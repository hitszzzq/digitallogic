==> flow/design.v <==
module calculator_display(
input wire clk,
input wire rst,
input wire button,
input wire [31:0] cal_result,
output wire  [7:0] led_en,
output wire        led_ca,
output wire        led_cb,
output wire        led_cc,
output wire        led_cd,
output wire        led_ce,
output wire        led_cf,
output wire        led_cg,
output wire       led_dp 
    );
reg [7:0]
    char0,char1,char2,char3,char4,char5,char6,char7;
parameter
    zero = 7'b1000000,
    one  = 7'b1111001,
    two  = 7'b0100100,
    three= 7'b0110000,
    four = 7'b0011001,
    five = 7'b0010010,
    six  = 7'b0000010,
    seven= 7'b1111000,
    eight= 7'b0000000,
    nine = 7'b0010000,
    chA  = 7'b0001000,
    chB  = 7'b0000011,
    chC  = 7'b0100111,
    chD  = 7'b0100001,
    chE  = 7'b0000110,
    chF  = 7'b0001110,
    None = 7'b1111111,
    chR  = 7'b0101111,
    chO  = 7'b0100011;
parameter
    EN7 = 8'b01111111,  
    EN6 = 8'b10111111, 
    EN5 = 8'b11011111, 
    EN4 = 8'b11101111, 
    EN3 = 8'b11110111, 
    EN2 = 8'b11111011, 
    EN1 = 8'b11111101, 
    EN0 = 8'b11111110; 
reg [7:0] led_en_x = EN0;
reg [31:0] cnt_2ms = 32'b0;
reg [31:0] ledtime_2ms = 'd20000;
reg [6:0] led_cx;
assign led_en = led_en_x;
assign
    led_ca = led_cx[0],
    led_cb = led_cx[1],
    led_cc = led_cx[2],
    led_cd = led_cx[3],
    led_ce = led_cx[4],
    led_cf = led_cx[5],
    led_cg = led_cx[6];
always@(posedge clk)begin
    if(cnt_2ms == ledtime_2ms)
    cnt_2ms <= 32'b0;
    else
    cnt_2ms <= cnt_2ms + 1'b1;
end
always@(posedge clk)begin
    if(cnt_2ms == ledtime_2ms)begin
        case(led_en_x)
        EN0:led_en_x<=EN1;
        EN1:led_en_x<=EN2;
        EN2:led_en_x<=EN3;
        EN3:led_en_x<=EN4;
        EN4:led_en_x<=EN5;
        EN5:led_en_x<=EN6;
        EN6:led_en_x<=EN7;
        EN7:led_en_x<=EN0;
        default:led_en_x<=EN0;
        endcase
    end
end
always@(posedge clk)begin
        case(led_en_x)
        EN0:led_cx <= char0;
        EN1:led_cx <= char1;
        EN2:led_cx <= char2;
        EN3:led_cx <= char3;
        EN4:led_cx <= char4;
        EN5:led_cx <= char5;
        EN6:led_cx <= char6;
        EN7:led_cx <= char7;
        default:led_cx <= None;
        endcase
end
always@(posedge clk)begin
    case(cal_result[3:0])
    4'b0000:char0 <= zero;
    4'b0001:char0 <= one;
    4'b0010:char0 <= two;
    4'b0011:char0 <= three;
    4'b0100:char0 <= four;
    4'b0101:char0 <= five;
    4'b0110:char0 <= six;
    4'b0111:char0 <= seven;
    4'b1000:char0 <= eight;
    4'b1001:char0 <= nine;
    4'b1010:char0 <= chA;
    4'b1011:char0 <= chB;
    4'b1100:char0 <= chC;
    4'b1101:char0 <= chD;
    4'b1110:char0 <= chE;
    4'b1111:char0 <= chF;
    default:char0 <= None;
    endcase
    case(cal_result[7:4])
    4'b0000:char1 <= zero;
    4'b0001:char1 <= one;
    4'b0010:char1 <= two;
    4'b0011:char1 <= three;
    4'b0100:char1 <= four;
    4'b0101:char1 <= five;
    4'b0110:char1 <= six;
    4'b0111:char1 <= seven;
    4'b1000:char1 <= eight;
    4'b1001:char1 <= nine;
    4'b1010:char1 <= chA;
    4'b1011:char1 <= chB;
    4'b1100:char1 <= chC;
    4'b1101:char1 <= chD;
    4'b1110:char1 <= chE;
    4'b1111:char1 <= chF;
    default:char1 <= None;
    endcase
    case(cal_result[11:8])
    4'b0000:char2 <= zero;
    4'b0001:char2 <= one;
    4'b0010:char2 <= two;
    4'b0011:char2 <= three;
    4'b0100:char2 <= four;
    4'b0101:char2 <= five;
    4'b0110:char2 <= six;
    4'b0111:char2 <= seven;
    4'b1000:char2 <= eight;
    4'b1001:char2 <= nine;
    4'b1010:char2 <= chA;
    4'b1011:char2 <= chB;
    4'b1100:char2 <= chC;
    4'b1101:char2 <= chD;
    4'b1110:char2 <= chE;
    4'b1111:char2 <= chF;
    default:char2 <= None;
    endcase
    case(cal_result[15:12])
    4'b0000:char3 <= zero;
    4'b0001:char3 <= one;
    4'b0010:char3 <= two;
    4'b0011:char3 <= three;
    4'b0100:char3 <= four;
    4'b0101:char3 <= five;
    4'b0110:char3 <= six;
    4'b0111:char3 <= seven;
    4'b1000:char3 <= eight;
    4'b1001:char3 <= nine;
    4'b1010:char3 <= chA;
    4'b1011:char3 <= chB;
    4'b1100:char3 <= chC;
    4'b1101:char3 <= chD;
    4'b1110:char3 <= chE;
    4'b1111:char3 <= chF;
    default:char3 <= None;
    endcase
    case(cal_result[19:16])
    4'b0000:char4 <= zero;
    4'b0001:char4 <= one;
    4'b0010:char4 <= two;
    4'b0011:char4 <= three;
    4'b0100:char4 <= four;
    4'b0101:char4 <= five;
    4'b0110:char4 <= six;
    4'b0111:char4 <= seven;
    4'b1000:char4 <= eight;
    4'b1001:char4 <= nine;
    4'b1010:char4 <= chA;
    4'b1011:char4 <= chB;
    4'b1100:char4 <= chC;
    4'b1101:char4 <= chD;
    4'b1110:char4 <= chE;
    4'b1111:char4 <= chF;
    default:char4 <= None;
    endcase
    case(cal_result[23:20])
    4'b0000:char5 <= zero;
    4'b0001:char5 <= one;
    4'b0010:char5 <= two;
    4'b0011:char5 <= three;
    4'b0100:char5 <= four;
    4'b0101:char5 <= five;
    4'b0110:char5 <= six;
    4'b0111:char5 <= seven;
    4'b1000:char5 <= eight;
    4'b1001:char5 <= nine;
    4'b1010:char5 <= chA;
    4'b1011:char5 <= chB;
    4'b1100:char5 <= chC;
    4'b1101:char5 <= chD;
    4'b1110:char5 <= chE;
    4'b1111:char5 <= chF;
    default:char5 <= None;
    endcase
    case(cal_result[27:24])
    4'b0000:char6 <= zero;
    4'b0001:char6 <= one;
    4'b0010:char6 <= two;
    4'b0011:char6 <= three;
    4'b0100:char6 <= four;
    4'b0101:char6 <= five;
    4'b0110:char6 <= six;
    4'b0111:char6 <= seven;
    4'b1000:char6 <= eight;
    4'b1001:char6 <= nine;
    4'b1010:char6 <= chA;
    4'b1011:char6 <= chB;
    4'b1100:char6 <= chC;
    4'b1101:char6 <= chD;
    4'b1110:char6 <= chE;
    4'b1111:char6 <= chF;
    default:char6 <= None;
    endcase
    case(cal_result[31:27])
    4'b0000:char7 <= zero;
    4'b0001:char7 <= one;
    4'b0010:char7 <= two;
    4'b0011:char7 <= three;
    4'b0100:char7 <= four;
    4'b0101:char7 <= five;
    4'b0110:char7 <= six;
    4'b0111:char7 <= seven;
    4'b1000:char7 <= eight;
    4'b1001:char7 <= nine;
    4'b1010:char7 <= chA;
    4'b1011:char7 <= chB;
    4'b1100:char7 <= chC;
    4'b1101:char7 <= chD;
    4'b1110:char7 <= chE;
    4'b1111:char7 <= chF;
    default:char7 <= None;
    endcase
end
endmodule
Step by step through the tools: calculator_display

The steps from the RTL of calculator_display to its reports follow in flow order.
Line numbers count from 1 in the design file above.
Library cell names are shortened.
The mark -- stands for no value.

Top: calculator_display
Clock input: clk
Standard-cell library: sky130hd
Timing corner: tt_025C_1v80

After elaboration

Source: Yosys, flattened and elaborated, memories not mapped. Widths are those after wreduce; folded enables and synchronous resets count as part of the registers. Registers that Yosys merges into a memory's read port (data or address) are not register bits. Print and check cells do not count. Equal cells are merged and count once.
Yosys's memory passes give these memory sizes; they may raise the number of words (mostly to a power of two), join words into wider ones and drop unused or constant bits.

Add/sub/neg operators: 1
Shift-type cells: 0
Multiply operators: 0
Divide/modulo/power cells: 0
Bitwise gates (word level): 0
Reduce/logical cells: 0
Equality and inequality tests: 9
Mux-type cells: 2
Magnitude comparators: 0

Operators with widths:

| operator                                                           | number |
| 8-bit == test (second input constant)                              | 7 |
| 8-bit case mux with 7-bit select                                   | 1 |
| 7-bit case mux with 8-bit select                                   | 1 |
| 32-bit by 1-bit adder with 32-bit output (second input constant)   | 1 |
| 32-bit by 15-bit == test with 1-bit output (second input constant) | 1 |
| 8-bit by 7-bit == test with 1-bit output (second input constant)   | 1 |

Flip-flop bits (word level): 47
Input port bits: 35
ROM bits: 896
Latch bits: 0
Memory cells: 8
Memory bits (writable): 0
Clocked read ports x word width: 56

Memory list:

| memory           | words | bits a word | read ports | write ports | line | RTL |
| (name not given) | 16    | 7           | 1          | 0           | 95   | `case(cal_result[3:0])` |
| (name not given) | 16    | 7           | 1          | 0           | 114  | `case(cal_result[7:4])` |
| (name not given) | 16    | 7           | 1          | 0           | 133  | `case(cal_result[11:8])` |
| (name not given) | 16    | 7           | 1          | 0           | 152  | `case(cal_result[15:12])` |
| (name not given) | 16    | 7           | 1          | 0           | 171  | `case(cal_result[19:16])` |
| (name not given) | 16    | 7           | 1          | 0           | 190  | `case(cal_result[23:20])` |

Memories not listed: 2.

Depth

Longest topological path by Yosys (ltp), each cell counted once; first at word level (registers and memories cut), then after technology mapping (sequential cells cut; the memories' decode and read muxes count).

Depth in word-level cells: 2
ABC_AREA: 0
Gate-level depth with buffers: 8
Gate-level depth less buffers: 6

Mapped cells and area

Yosys stat after the flow's synthesis: flattened, memories mapped to cells. It holds for the ABC_AREA given above (unset counts as 0); a run with the other value may have another netlist.
Totals and module areas in this step are rounded.

Cell area after synthesis: 5379 sq um
Mapped flip-flops: 103
Sequential part of the area: 2142 sq um
Buffers: 26
Cell count: 565

Cells by type:

| cell     | number |
| dfxtp_1  | 95 |
| ha_1     | 50 |
| mux4_2   | 15 |
| edfxtp_1 | 8 |
| nor2_1   | 57 |
| nand2_1  | 51 |
| mux2i_1  | 19 |
| xor2_1   | 17 |
| inv_1    | 35 |
| xnor2_1  | 15 |
| nand3_1  | 25 |
| a21oi_1  | 17 |
| nand4_1  | 13 |
| o21ai_0  | 14 |
| a22oi_1  | 9 |
| clkbuf_1 | 17 |
| nor2b_1  | 10 |
| nor3_1   | 12 |

Other cell types: 33; their cells: 86.

Worst setup path after synthesis

Source: OpenSTA report_checks on the synthesized netlist (no wires, ideal clock, input and output delay 20% of the period each), path of least setup slack; recovery checks are left aside. Register names are those of the netlist, which keeps one name where synthesis merged equal registers.

Path type: input -> register
From: input port cal_result[27]
To: register char7[3]
Slack: 0.493 ns
Path delay: 1.611 ns
Period: 2.63 ns
Data arrival time: 2.014 ns
Required time: 2.507 ns
Input delay: 0.526 ns
Stages on the path: 6
Period reached after synthesis: 2.137 ns

"path delay" = arrival - input delay + setup time.
"stages on the path" counts driving pins, that of a launching flip-flop among them; a cell with two outputs on the path counts twice.
"period reached after synthesis" is the clock period less the worst setup slack; recovery checks do not enter. This is arithmetic on one report: input and output delays are still those of the set period (20% each).
A register here has more assigning lines than the two given.

Cells stage by stage: clkbuf_1 > inv_1 > ha_1 > inv_1 > mux4_2 > or2_2

RTL lines, path post-synthesis:

| what            | line | RTL |
| start, declared | 5    | `input wire [31:0] cal_result,` |
| end, assigned   | 229  | `4'b0000:char7 <= zero;` |
| end, assigned   | 230  | `4'b0001:char7 <= one;` |

Chain of elaborated cells between the ends: none given.

Timing after layout

From the final timing report of run 1: the path of least setup slack in the routed layout; clock arrival at registers is part of the times.

Path type: input -> register
From: input port cal_result[27]
To: register char7[3]
Input delay: 0.86 ns
Slack: 1.57 ns
Data arrival time: 3.00 ns
Required time: 4.57 ns
Stages on the path: 6
Period: 4.31 ns

A register here has more assigning lines than the two given.

Cells stage by stage: clkdlybuf4s50_1 > inv_1 > ha_1 > inv_1 > mux4_2 > or2_2

RTL lines, path post-layout:

| what            | line | RTL |
| start, declared | 5    | `input wire [31:0] cal_result,` |
| end, assigned   | 229  | `4'b0000:char7 <= zero;` |
| end, assigned   | 230  | `4'b0001:char7 <= one;` |

Chain of elaborated cells between the ends: none given.

Hand-over note for calculator_display

Top module calculator_display; platform sky130hd; tools Yosys and OpenROAD; 2 stored runs in no particular order. Input and output delays are each 20% of the period that was set; the output load is 0.01 pF.
"clock period achieved" means the clock period less the worst setup slack. The figure is calculated, with input and output delays left at 20% of the set period.
"worst path time" means the part of the period allowed to the worst setup path (the constraints hold back 20% at inputs and 20% at outputs) less its slack; where the path has registers, the arrival times of their clocks count too.
By "overall power" is meant OpenSTA's value without simulated activity: inputs other than the clock are taken to toggle once in ten clock periods, and the tool carries that through the logic.
The measured numbers are rounded.
Settings: - = not set for that run.

| item                                                      | run 1             | run 2              |
| period_ns                                                 | 4.31              | 2.5                |
| CORE_UTILIZATION                                          | 53                | 47                 |
| SETUP_SLACK_MARGIN                                        | 1.09              | -                  |
| PLACE_DENSITY_LB_ADDON                                    | 0.22              | -                  |
| CELL_PAD_IN_SITES_GLOBAL_PLACEMENT                        | 1                 | -                  |
| TNS_END_PERCENT                                           | 45                | -                  |
| CAP_MARGIN                                                | 0                 | 20                 |
| MAX_ROUTING_LAYER                                         | met5              | -                  |
| CORE_MARGIN                                               | 2                 | 2                  |
| SLEW_MARGIN                                               | 20                | 20                 |
| post-synthesis cell area (sq um)                          | 5379              | 5379               |
| die size (sq um)                                          | 10970             | 12320              |
| area of the standard cells in the finished layout (sq um) | 6100              | 6297               |
| utilization of the finished layout                        | 0.621             | 0.559              |
| setup slack of the worst path (ns)                        | 1.568             | 0.452              |
| total negative slack (ns)                                 | 0.000             | 0.000              |
| smallest hold slack (ns)                                  | 0.469             | 0.476              |
| overall power (W)                                         | 0.001789          | 0.003535           |
| clock period achieved (ns)                                | 2.742             | 2.048              |
| worst path time (ns)                                      | 1.88              | 1.55               |
| class of the worst setup path                             | input -> register | register -> output |

End of note.
